==> flow/design.v <==
`timescale 1ns / 1ps
module n2bcd(
input signed [15:0] n,
input clk,
output reg [19:0] bcd
);
reg signed [15:0] abs_n=0;     
wire [15:0] d1,d2,d3;        
wire r1,r2,r3;                      
reg [5:0] cnt;
reg init=0;
wire [3:0] q1,q2,q3;        
wire [15:0] f1,f2,f3;        
	assign d1=16'd1000;
	assign d2=16'd100;
	assign d3=16'd10;
always@(posedge clk)
begin
	bcd[19:16]<=n>=0?4'd0:4'd5;
	bcd[15:12]<=q1;
	bcd[11:8]<=q2;
	bcd[7:4] <=q3;
	bcd[3:0] <=f3;
end
always@(*)
	abs_n=n>0?n:-n;
div di1(r1,clk,abs_n,q1,d1,f1);
div di2(r2,clk,f1,q2,d2,f2);
div di3(r3,clk,f2,q3,d3,f3);
endmodule
module bcd2n(
input signed [19:0] bcd,
input en,
input clk,
output reg signed [15:0] n=0
);
always@(posedge clk)
if(en)
	n=(bcd[19:16]==4'd5)?(-bcd[15:12]*1000-bcd[11:8]*100-bcd[7:4]*10-bcd[3:0]):(bcd[15:12]*1000+bcd[11:8]*100+bcd[7:4]*10+bcd[3:0]);
else
	n=0;
endmodule
* Reports on bcd2n
Tool output for the design above, in the order of the flow.
Line numbers count from 1 in the design file above.
Operators: Yosys type, input widths -> output width; for muxes data width and select width s.
Library cell names are shortened.
The mark -- stands for no value.
- Top :: bcd2n
- Clock port :: clk
- Cell library :: sky130hd
- Corner :: tt_025C_1v80

* Elaborated design
Yosys after proc, flatten, opt, wreduce and memory -nomap, before mapping. Enables and synchronous resets that opt folds into registers are not counted as muxes. Memory bits, and registers merged into a memory's read port (data or address), are not among the register bits. Print and check cells are not counted. Equal cells are merged and count once.
- Word width x clocked read ports :: 0
- Cells after elaboration :: 14
- Latch bits :: 0
- Memory bits (writable) :: 0
- Memories kept :: 0
- Memory bits (read-only) :: 0
- Register bits after elaboration :: 16
- Shifts and indexed selects :: 0
- $mul :: 4
- Add/sub/neg operators :: 7
- Equality and inequality tests :: 1
- Div/mod/pow operators :: 0
- Reductions and logical operators :: 0
- $lt $le $gt $ge :: 0
- Muxes and demuxes :: 1
- Bitwise gates (word level) :: 0
** Operators with widths (count)
- $mul 32x7->13 const B :: 1
- $mul 4x7->11 const B :: 1
- $mul 4x5->9 const B :: 1
- $neg 4->32 :: 1
- $mul 4x3->7 const B :: 1
- $add 15x8->16 :: 1
- $sub 16x11->16 :: 1
- $add 16x4->16 :: 1
- $sub 16x4->16 :: 1
- $sub 16x8->16 :: 1
- $mux 16 :: 1
- $add 14x11->15 :: 1
- $eq 4x3->1 const B :: 1

* Depth
Yosys ltp: most cells in a row. Word level: on the elaborated netlist, between registers, memories and ports. Mapped: between sequential cells and ports; inverters and the memories' decode and read muxes count.
- Depth after elaboration :: 6
- ABC_AREA :: 0
- Depth in mapped cells :: 24
- Depth with buffers taken out :: 24

* After synthesis
The flow's flattened synthesis, as Yosys stat reports it; memories are mapped. The netlist is that of the ABC_AREA named above (0 if unset); the other value can give another one.
Totals and module areas in this step are rounded.
- Buffer cells :: 3
- Mapped cells :: 492
- Flip-flops :: 16
- Area of sequential cells :: 320 sq um
- Synthesis area :: 4400 sq um
** Cells by type (count)
- ha_1 :: 98
- fa_1 :: 48
- inv_1 :: 112
- dfxtp_1 :: 16
- xnor2_1 :: 29
- xor2_1 :: 13
- nor2_1 :: 26
- a21o_1 :: 12
- a21oi_1 :: 16
- nand2_1 :: 21
- o21ai_0 :: 14
- nor2b_1 :: 8
- o21a_1 :: 5
- o22ai_1 :: 5
- nand3_1 :: 6
- o211a_1 :: 3
- and3_1 :: 4
- nor3_1 :: 5
Not listed: further types 32, cells in them 51.

* Worst setup path after synthesis
Path of least setup slack by OpenSTA after synthesis, without wires, with an ideal clock, recovery checks aside; 20% of the period is set as input and as output delay. Where synthesis merged equal registers, the netlist keeps one of their names.
- Path type :: input-to-reg
- Start point :: in bcd[13]
- End point :: reg n[15]
- External input delay :: 1.416 ns
- Period :: 7.08 ns
- Path delay :: 5.377 ns
- Data arrival time :: 6.722 ns
- Path slack :: 0.286 ns
- Required time :: 7.009 ns
- Stages on the path :: 22
- Period reached after synthesis :: 6.794 ns
"path delay" = arrival - input delay + setup time.
"stages on the path" counts driving pins, that of a launching flip-flop among them; a cell with two outputs on the path counts twice.
"period reached after synthesis" = period - worst setup slack (recovery checks aside). The figure is calculated, with input and output delays left at 20% of the set period.
The rows between start and end are the longest chain of elaborated cells between them; the timing report does not say that the signal goes this way. Where chains are equally long, one stands for them.
Each line given opens the expression or statement behind the cell; cells for indexed reads and writes are added by Yosys, which also makes memories of some case tables.
- Cells stage by stage :: inv_1 ha_1 nor2b_1 ha_1 inv_1 fa_1 fa_1 inv_1 fa_1 inv_1 fa_1 inv_1 ha_1 xnor2_1 ha_1 inv_1 ha_1 a21o_1 o21bai_1 a21o_1 or4_1 a21oi_1
- Length of the longest elaborated chain :: 6
** Ends and longest elaborated chain, post-synthesis
- start, declared :: line 32 : input signed [19:0] bcd,
- $neg 4->32 :: line 39 : n=(bcd[19:16]==4'd5)?(-bcd[15:12]*1000-bcd[11:8]*100-bcd[7:4]*10-bcd[3:0]):(bcd[15:12]*1000+bcd[11:8]*100+bcd[ ...
- $mul 32x7->13 :: line 39
- $sub 16x11->16 :: line 39
- $sub 16x8->16 :: line 39
- $sub 16x4->16 :: line 39
- $mux 16 :: line 39
- end, assigned :: line 39
- end, assigned :: line 41 : n=0;
- end, declared :: line 35 : output reg signed [15:0] n=0

* Timing after layout
Path of least setup slack in the final report of run 1 (OpenROAD, finished layout, wires in). Where an end is a register, its clock arrival counts in the times.
- Path type :: input-to-reg
- Start point :: in bcd[14]
- End point :: reg n[15]
- Data arrival time :: 9.23 ns
- Path slack :: 5.34 ns
- Required time :: 14.57 ns
- External input delay :: 2.88 ns
- Period :: 14.4 ns
- Stages on the path :: 23
The rows between start and end are the longest chain of elaborated cells between them; the timing report does not say that the signal goes this way. Where chains are equally long, one stands for them.
- Cells stage by stage :: clkdlybuf4s50_1 inv_1 ha_1 nor2b_1 ha_1 inv_1 fa_1 fa_1 inv_1 fa_1 inv_1 fa_1 inv_1 ha_1 xnor2_1 ha_1 inv_1 ha_1 a21o_1 o21bai_1 a21o_1 or4_1 a21oi_1
- Length of the longest elaborated chain :: 6
** Ends and longest elaborated chain, post-layout
- start, declared :: line 32 : input signed [19:0] bcd,
- $neg 4->32 :: line 39 : n=(bcd[19:16]==4'd5)?(-bcd[15:12]*1000-bcd[11:8]*100-bcd[7:4]*10-bcd[3:0]):(bcd[15:12]*1000+bcd[11:8]*100+bcd[ ...
- $mul 32x7->13 :: line 39
- $sub 16x11->16 :: line 39
- $sub 16x8->16 :: line 39
- $sub 16x4->16 :: line 39
- $mux 16 :: line 39
- end, assigned :: line 39
- end, assigned :: line 41 : n=0;
- end, declared :: line 35 : output reg signed [15:0] n=0

Hand-over note for bcd2n

bcd2n through Yosys and OpenROAD on sky130hd: 2 stored runs, unordered, with their settings and measured results. The constraints put input and output delay at 20% of the set period each and load the outputs with 0.01 pF.
"critical setup path time": the worst setup path's part of the clock period (all of it between registers, 20% less for each end at a port) less its slack. A launch clock that arrives late makes it longer, a capture clock that arrives late makes it shorter.
By "total power after layout" is meant OpenSTA's value without simulated activity: inputs other than the clock are taken to toggle once in ten clock periods, and the tool carries that through the logic.
Measured values are rounded.

** Run 1
- Settings :: period_ns=14.4; CORE_UTILIZATION=32; SETUP_SLACK_MARGIN=1.84; PLACE_DENSITY_LB_ADDON=0.03; CORE_ASPECT_RATIO=0.66; CORE_MARGIN=2; GPL_TIMING_DRIVEN=1; GPL_ROUTABILITY_DRIVEN=0; CAP_MARGIN=20; SLEW_MARGIN=20
- Mapped cell area after synthesis :: 4400 sq um
- Total power after layout :: 1100 µW
- Total negative slack on setup checks :: 0.000 ns
- Critical setup path time :: 6.18 ns
- Kind of the worst setup path :: input-to-reg
- Standard-cell area of the final layout :: 5000 sq um
- Setup slack of the worst path :: 5.3 ns
- Die outline area :: 15000 sq um
- Lowest hold slack :: 3.3 ns

** Run 2
- Settings :: period_ns=7.56; CORE_UTILIZATION=37; PLACE_DENSITY=0.35; CELL_PAD_IN_SITES_GLOBAL_PLACEMENT=2; CELL_PAD_IN_SITES_DETAIL_PLACEMENT=0; TNS_END_PERCENT=35; GPL_TIMING_DRIVEN=0; GPL_ROUTABILITY_DRIVEN=0; CTS_CLUSTER_DIAMETER=32; CAP_MARGIN=20; CORE_MARGIN=2; SLEW_MARGIN=20
- Mapped cell area after synthesis :: 4400 sq um
- Total power after layout :: 2100 µW
- Total negative slack on setup checks :: 0.000 ns
- Critical setup path time :: 5.60 ns
- Kind of the worst setup path :: input-to-reg
- Standard-cell area of the final layout :: 5000 sq um
- Setup slack of the worst path :: 0.45 ns
- Die outline area :: 13000 sq um
- Lowest hold slack :: 1.9 ns

End of note.
